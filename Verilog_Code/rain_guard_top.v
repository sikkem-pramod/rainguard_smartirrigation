==> flow/design.v <==
module pwm_servo (
    input clk,
    input reset,
    input angle_sel,         
    output reg pwm_out
);
    parameter PWM_PERIOD = 1_000_000;   
    parameter PULSE_0    = 50_000;      
    parameter PULSE_90   = 100_000;     
    reg [19:0] counter = 0;
    reg [19:0] pulse_width;
    always @(posedge clk or posedge reset) begin
        if (reset) begin
            counter  <= 0;
            pwm_out  <= 0;
        end else begin
            case (angle_sel)
                1'b0: pulse_width <= PULSE_0;
                1'b1: pulse_width <= PULSE_90;
                default: pulse_width <= PULSE_0;
            endcase
            if (counter < pulse_width)
                pwm_out <= 1;
            else
                pwm_out <= 0;
            counter <= counter + 1;
            if (counter == PWM_PERIOD - 1)
                counter <= 0;
        end
    end
endmodule
module rain_guard_fsm (
    input clk,
    input reset,
    input rain_detected,
    input soil_dry,
    output reg angle_sel      
);
    parameter IDLE        = 2'b00,
              CHECK_SOIL  = 2'b01,
              COVER_CROP  = 2'b10,
              LEAVE_OPEN  = 2'b11;
    reg [1:0] current_state, next_state;
    always @(posedge clk or posedge reset) begin
        if (reset)
            current_state <= IDLE;
        else
            current_state <= next_state;
    end
    always @(*) begin
        case (current_state)
            IDLE: begin
                if (!rain_detected)
                    next_state = CHECK_SOIL;
                else
                    next_state = IDLE;
            end
            CHECK_SOIL: begin
                if (rain_detected)
                    next_state = IDLE;
                else if (soil_dry)
                    next_state = LEAVE_OPEN;
                else
                    next_state = COVER_CROP;
            end
            COVER_CROP: begin
                if (rain_detected)
                    next_state = IDLE;
                else
                    next_state = COVER_CROP;
            end
            LEAVE_OPEN: begin
                if (rain_detected)
                    next_state = IDLE;
                else if (!soil_dry)
                    next_state = COVER_CROP;
                else
                    next_state = LEAVE_OPEN;
            end
            default: next_state = IDLE;
        endcase
    end
    always @(posedge clk or posedge reset) begin
        if (reset)
            angle_sel <= 1'b0;
        else begin
            case (next_state)
                IDLE:        angle_sel <= 1'b0;
                COVER_CROP:  angle_sel <= 1'b1;
                LEAVE_OPEN:  angle_sel <= 1'b0;
                CHECK_SOIL:  angle_sel <= angle_sel;   
            endcase
        end
    end
endmodule
module rain_guard_top (
    input clk,
    input reset,
    input rain_in,
    input soil_sensor_digital,
    output servo_pwm_out
);
    wire angle_sel;
    rain_guard_fsm fsm (
        .clk(clk),
        .reset(reset),
        .rain_detected(rain_in),
        .soil_dry(soil_sensor_digital),
        .angle_sel(angle_sel)
    );
    pwm_servo pwm (
        .clk(clk),
        .reset(reset),
        .angle_sel(angle_sel),
        .pwm_out(servo_pwm_out)
    );
endmodule
* Step by step through the tools: rain_guard_top
The steps from the RTL of rain_guard_top to its reports follow in flow order.
Lines are those of the file above, counted from 1.
Operators: Yosys type, input widths -> output width; for muxes data width and select width s.
The mark -- stands for no value.
- Design top :: rain_guard_top
- Clock port :: clk
- Standard-cell library :: sky130hd
- Library corner :: tt_025C_1v80

* Word level
Source: Yosys, flattened and elaborated, memories not mapped. Widths are those after wreduce. Registers that Yosys merges into a memory's read port (data or address) are not register bits. Print and check cells do not count. Equal cells are merged and count once.
- Order comparisons :: 1
- Muxes and demuxes :: 9
- Bitwise logic cells :: 1
- Add/sub/neg operators :: 1
- Equality and inequality tests :: 7
- Reduce/logical cells :: 4
** Operator list (number)
- $pmux 20 s2 :: 1
- $add 20x1->20 const B :: 1
- $lt 20x20->1 :: 1
- $eq 20x20->1 const B :: 1
- $mux 20 :: 1
- $eq 2x2->1 const B :: 4
- $pmux 2 s3 :: 1
- $eq 2x1->1 const B :: 2
- $logic_not 2->1 :: 2
- $reduce_or 2->1 :: 2
- $mux 2 :: 2
- $mux 1 :: 3
- $pmux 1 s2 :: 1
- $not 1->1 :: 1
- Bits in registers :: 44
- Bits of input ports :: 4
- Elaborated cells :: 28

* Depth
Depth = most cells in a row (Yosys ltp): at word level without a register or memory, in the mapped netlist without a sequential cell, where the memories' decode and read muxes count.
- Depth after elaboration :: 6
- ABC_AREA :: 0
- Depth in mapped cells :: 7

* Synthesis result
The flow's flattened synthesis, as Yosys stat reports it; memories are mapped. The netlist is that of the ABC_AREA named above (0 if unset); the other value can give another one.
- Area of sequential cells :: 0.0007119 sq mm
- Cell count :: 139
- Cell area after synthesis :: 0.0014814 sq mm
- Buffer cells :: 1
- Flip-flops :: 28
** Cell types
- sky130_fd_sc_hd__dfrtp_1 :: number 25, area in all 625.6 sq um
- sky130_fd_sc_hd__ha_1 :: number 9, area in all 112.608 sq um
- sky130_fd_sc_hd__xnor2_1 :: number 10, area in all 87.584 sq um
- sky130_fd_sc_hd__nor2_1 :: number 17, area in all 63.811 sq um
- sky130_fd_sc_hd__edfxtp_1 :: number 2, area in all 60.058 sq um
- sky130_fd_sc_hd__nor4_4 :: number 2, area in all 42.541 sq um
- sky130_fd_sc_hd__nand3_1 :: number 8, area in all 40.038 sq um
- sky130_fd_sc_hd__xor2_1 :: number 4, area in all 35.034 sq um
- sky130_fd_sc_hd__nand2_1 :: number 9, area in all 33.782 sq um
- sky130_fd_sc_hd__and3_1 :: number 5, area in all 31.28 sq um
- sky130_fd_sc_hd__nand4_1 :: number 5, area in all 31.28 sq um
- sky130_fd_sc_hd__nor3_2 :: number 3, area in all 30.029 sq um
- sky130_fd_sc_hd__dfstp_2 :: number 1, area in all 26.275 sq um
- sky130_fd_sc_hd__inv_1 :: number 6, area in all 22.522 sq um
- sky130_fd_sc_hd__nand4_4 :: number 1, area in all 21.27 sq um
- sky130_fd_sc_hd__and4b_1 :: number 2, area in all 20.019 sq um
- sky130_fd_sc_hd__mux2i_1 :: number 2, area in all 20.019 sq um
- sky130_fd_sc_hd__nand2b_1 :: number 3, area in all 18.768 sq um
Not listed: further types 17, cells in them 25.
The figures by module come from a second, unflattened synthesis with its own total; it is not the netlist above.
- Cells (unflattened synthesis) :: 144
- Area (unflattened synthesis) :: 0.0014827 sq mm
Rows give one instance, submodules left out.
** By module
- pwm_servo :: area 0.0012787 sq mm, sequential area 0.0005856 sq mm, instances 1, cells 126
- rain_guard_fsm :: area 0.0002039 sq mm, sequential area 0.0001264 sq mm, instances 1, cells 18
- rain_guard_top :: area 0 sq mm, sequential area 0 sq mm, instances 1, cells 0

* Worst setup path after synthesis
Path of least setup slack by OpenSTA after synthesis, without wires, with an ideal clock, recovery checks aside; 20% of the period is set as input and as output delay. Where synthesis merged equal registers, the netlist keeps one of their names.
- Path kind :: reg-to-reg
- Start point :: reg pwm.counter[0]
- End point :: reg pwm.counter[18]
- Buffers on the path :: 0
- Path slack :: 7 ps
- Setup time :: 111 ps
- Path delay :: 1593 ps
- Stages :: 6
- Period :: 1600 ps
- Data arrival time :: 1482 ps
- Time at the first pin :: 0 ps
- Period reached after synthesis :: 1593 ps
"path delay" = arrival - input delay + setup time.
"stages" counts driving pins, that of a launching flip-flop among them; a cell with two outputs on the path counts twice.
"period reached after synthesis" is the clock period less the worst setup slack; recovery checks do not enter. This is arithmetic on one report: input and output delays are still those of the set period (20% each).
Between the ends stands the longest chain of elaborated cells between them, by number of cells; it is not shown to be the way that was timed. Of several equally long chains one is given.
Each line given opens the expression or statement behind the cell; cells for indexed reads and writes are added by Yosys, which also makes memories of some case tables.
At most two assigning lines are given for a register; there are more.
- Cells stage by stage :: sky130_fd_sc_hd__dfrtp_1 > sky130_fd_sc_hd__ha_1 > sky130_fd_sc_hd__nand4_1 > sky130_fd_sc_hd__nor4_4 > sky130_fd_sc_hd__nor2_2 > sky130_fd_sc_hd__a2111oi_2
- Cells in the longest elaborated chain :: 2
** RTL lines, path after synthesis
- from (decl) :: RTL line 10 : reg [19:0] counter = 0;
- from (assign) :: RTL line 14 : counter  <= 0;
- from (assign) :: RTL line 26 : counter <= counter + 1;
- $add 20x1->20 :: RTL line 26
- $mux 20 :: RTL line 27 : if (counter == PWM_PERIOD - 1)
- to (assign) :: RTL line 26
- to (assign) :: RTL line 28 : counter <= 0;
- to (decl) :: RTL line 10

* Path in the finished layout
Path of least setup slack in the final report of record 1 (OpenROAD, finished layout, wires in). Where an end is a register, its clock arrival counts in the times.
The report prints the path's times to 10 ps; the period is as set.
- Path kind :: reg-to-reg
- Start point :: reg pwm.counter[12]
- End point :: reg pwm.counter[18]
- Data arrival time :: 1710 ps
- Time at the first pin :: 280 ps
- Stages :: 7
- Setup time :: 100 ps
- Path slack :: -230 ps
- Period :: 1310 ps
- Buffers on the path :: 3
Between the ends stands the longest chain of elaborated cells between them, by number of cells; it is not shown to be the way that was timed. Of several equally long chains one is given.
At most two assigning lines are given for a register; there are more.
- Cells stage by stage :: sky130_fd_sc_hd__dfrtp_2 > sky130_fd_sc_hd__nand4_1 > sky130_fd_sc_hd__buf_4 > sky130_fd_sc_hd__nor4_4 > sky130_fd_sc_hd__buf_4 > sky130_fd_sc_hd__buf_4 > sky130_fd_sc_hd__a2111oi_2
- Cells in the longest elaborated chain :: 2
** RTL lines, path after layout
- from (decl) :: RTL line 10 : reg [19:0] counter = 0;
- from (assign) :: RTL line 14 : counter  <= 0;
- from (assign) :: RTL line 26 : counter <= counter + 1;
- $add 20x1->20 :: RTL line 26
- $mux 20 :: RTL line 27 : if (counter == PWM_PERIOD - 1)
- to (assign) :: RTL line 26
- to (assign) :: RTL line 28 : counter <= 0;
- to (decl) :: RTL line 10

Wiki page: rain_guard_top / flow data

Top module rain_guard_top; platform sky130hd; tools Yosys and OpenROAD; 2 stored runs in no particular order. Input and output delays are each 20% of the period that was set; the output load is 0.01 pF.
"clock period reached" means the clock period less the worst setup slack. The figure is calculated, with input and output delays left at 20% of the set period.
"critical setup path time" is the time allowed to the run's worst setup path (the clock period less input and output delay, where it has them) less its slack. Clock arrival times count: a late capture clock shortens it, a late launch clock lengthens it.
"critical setup path time" is given in steps of 10 ps.

** Record 1
- Settings :: period_ns=1.31; CORE_UTILIZATION=30; PLACE_DENSITY_LB_ADDON=0.19; CORE_ASPECT_RATIO=1.91; MAX_ROUTING_LAYER=met4; CAP_MARGIN=20; CORE_MARGIN=2; SLEW_MARGIN=20
- Standard-cell area after routing :: 0.0023085 sq mm
- Worst setup slack after layout :: -227 ps
- Post-route setup TNS :: -2576 ps
- Clock period reached :: 1537 ps
- Cell area after synthesis :: 0.0014814 sq mm
- Die footprint :: 0.0055456 sq mm
- Critical setup path time :: 1540 ps
- Worst path kind :: reg-to-reg
- Utilization after layout :: 48.4 %

** Record 2
- Settings :: period_ns=1.72; CORE_UTILIZATION=44; SETUP_SLACK_MARGIN=0.41; HOLD_SLACK_MARGIN=0.15; CORE_ASPECT_RATIO=1.16; CORE_MARGIN=6; CELL_PAD_IN_SITES_GLOBAL_PLACEMENT=2; TNS_END_PERCENT=35; ABC_AREA=0; GPL_TIMING_DRIVEN=1; CTS_CLUSTER_SIZE=81; SLEW_MARGIN=0; MAX_ROUTING_LAYER=met5; CAP_MARGIN=20
- Standard-cell area after routing :: 0.0020244 sq mm
- Worst setup slack after layout :: 193 ps
- Post-route setup TNS :: 0 ps
- Clock period reached :: 1527 ps
- Cell area after synthesis :: 0.0014814 sq mm
- Die footprint :: 0.0049074 sq mm
- Critical setup path time :: 1530 ps
- Worst path kind :: reg-to-reg
- Utilization after layout :: 63.4 %
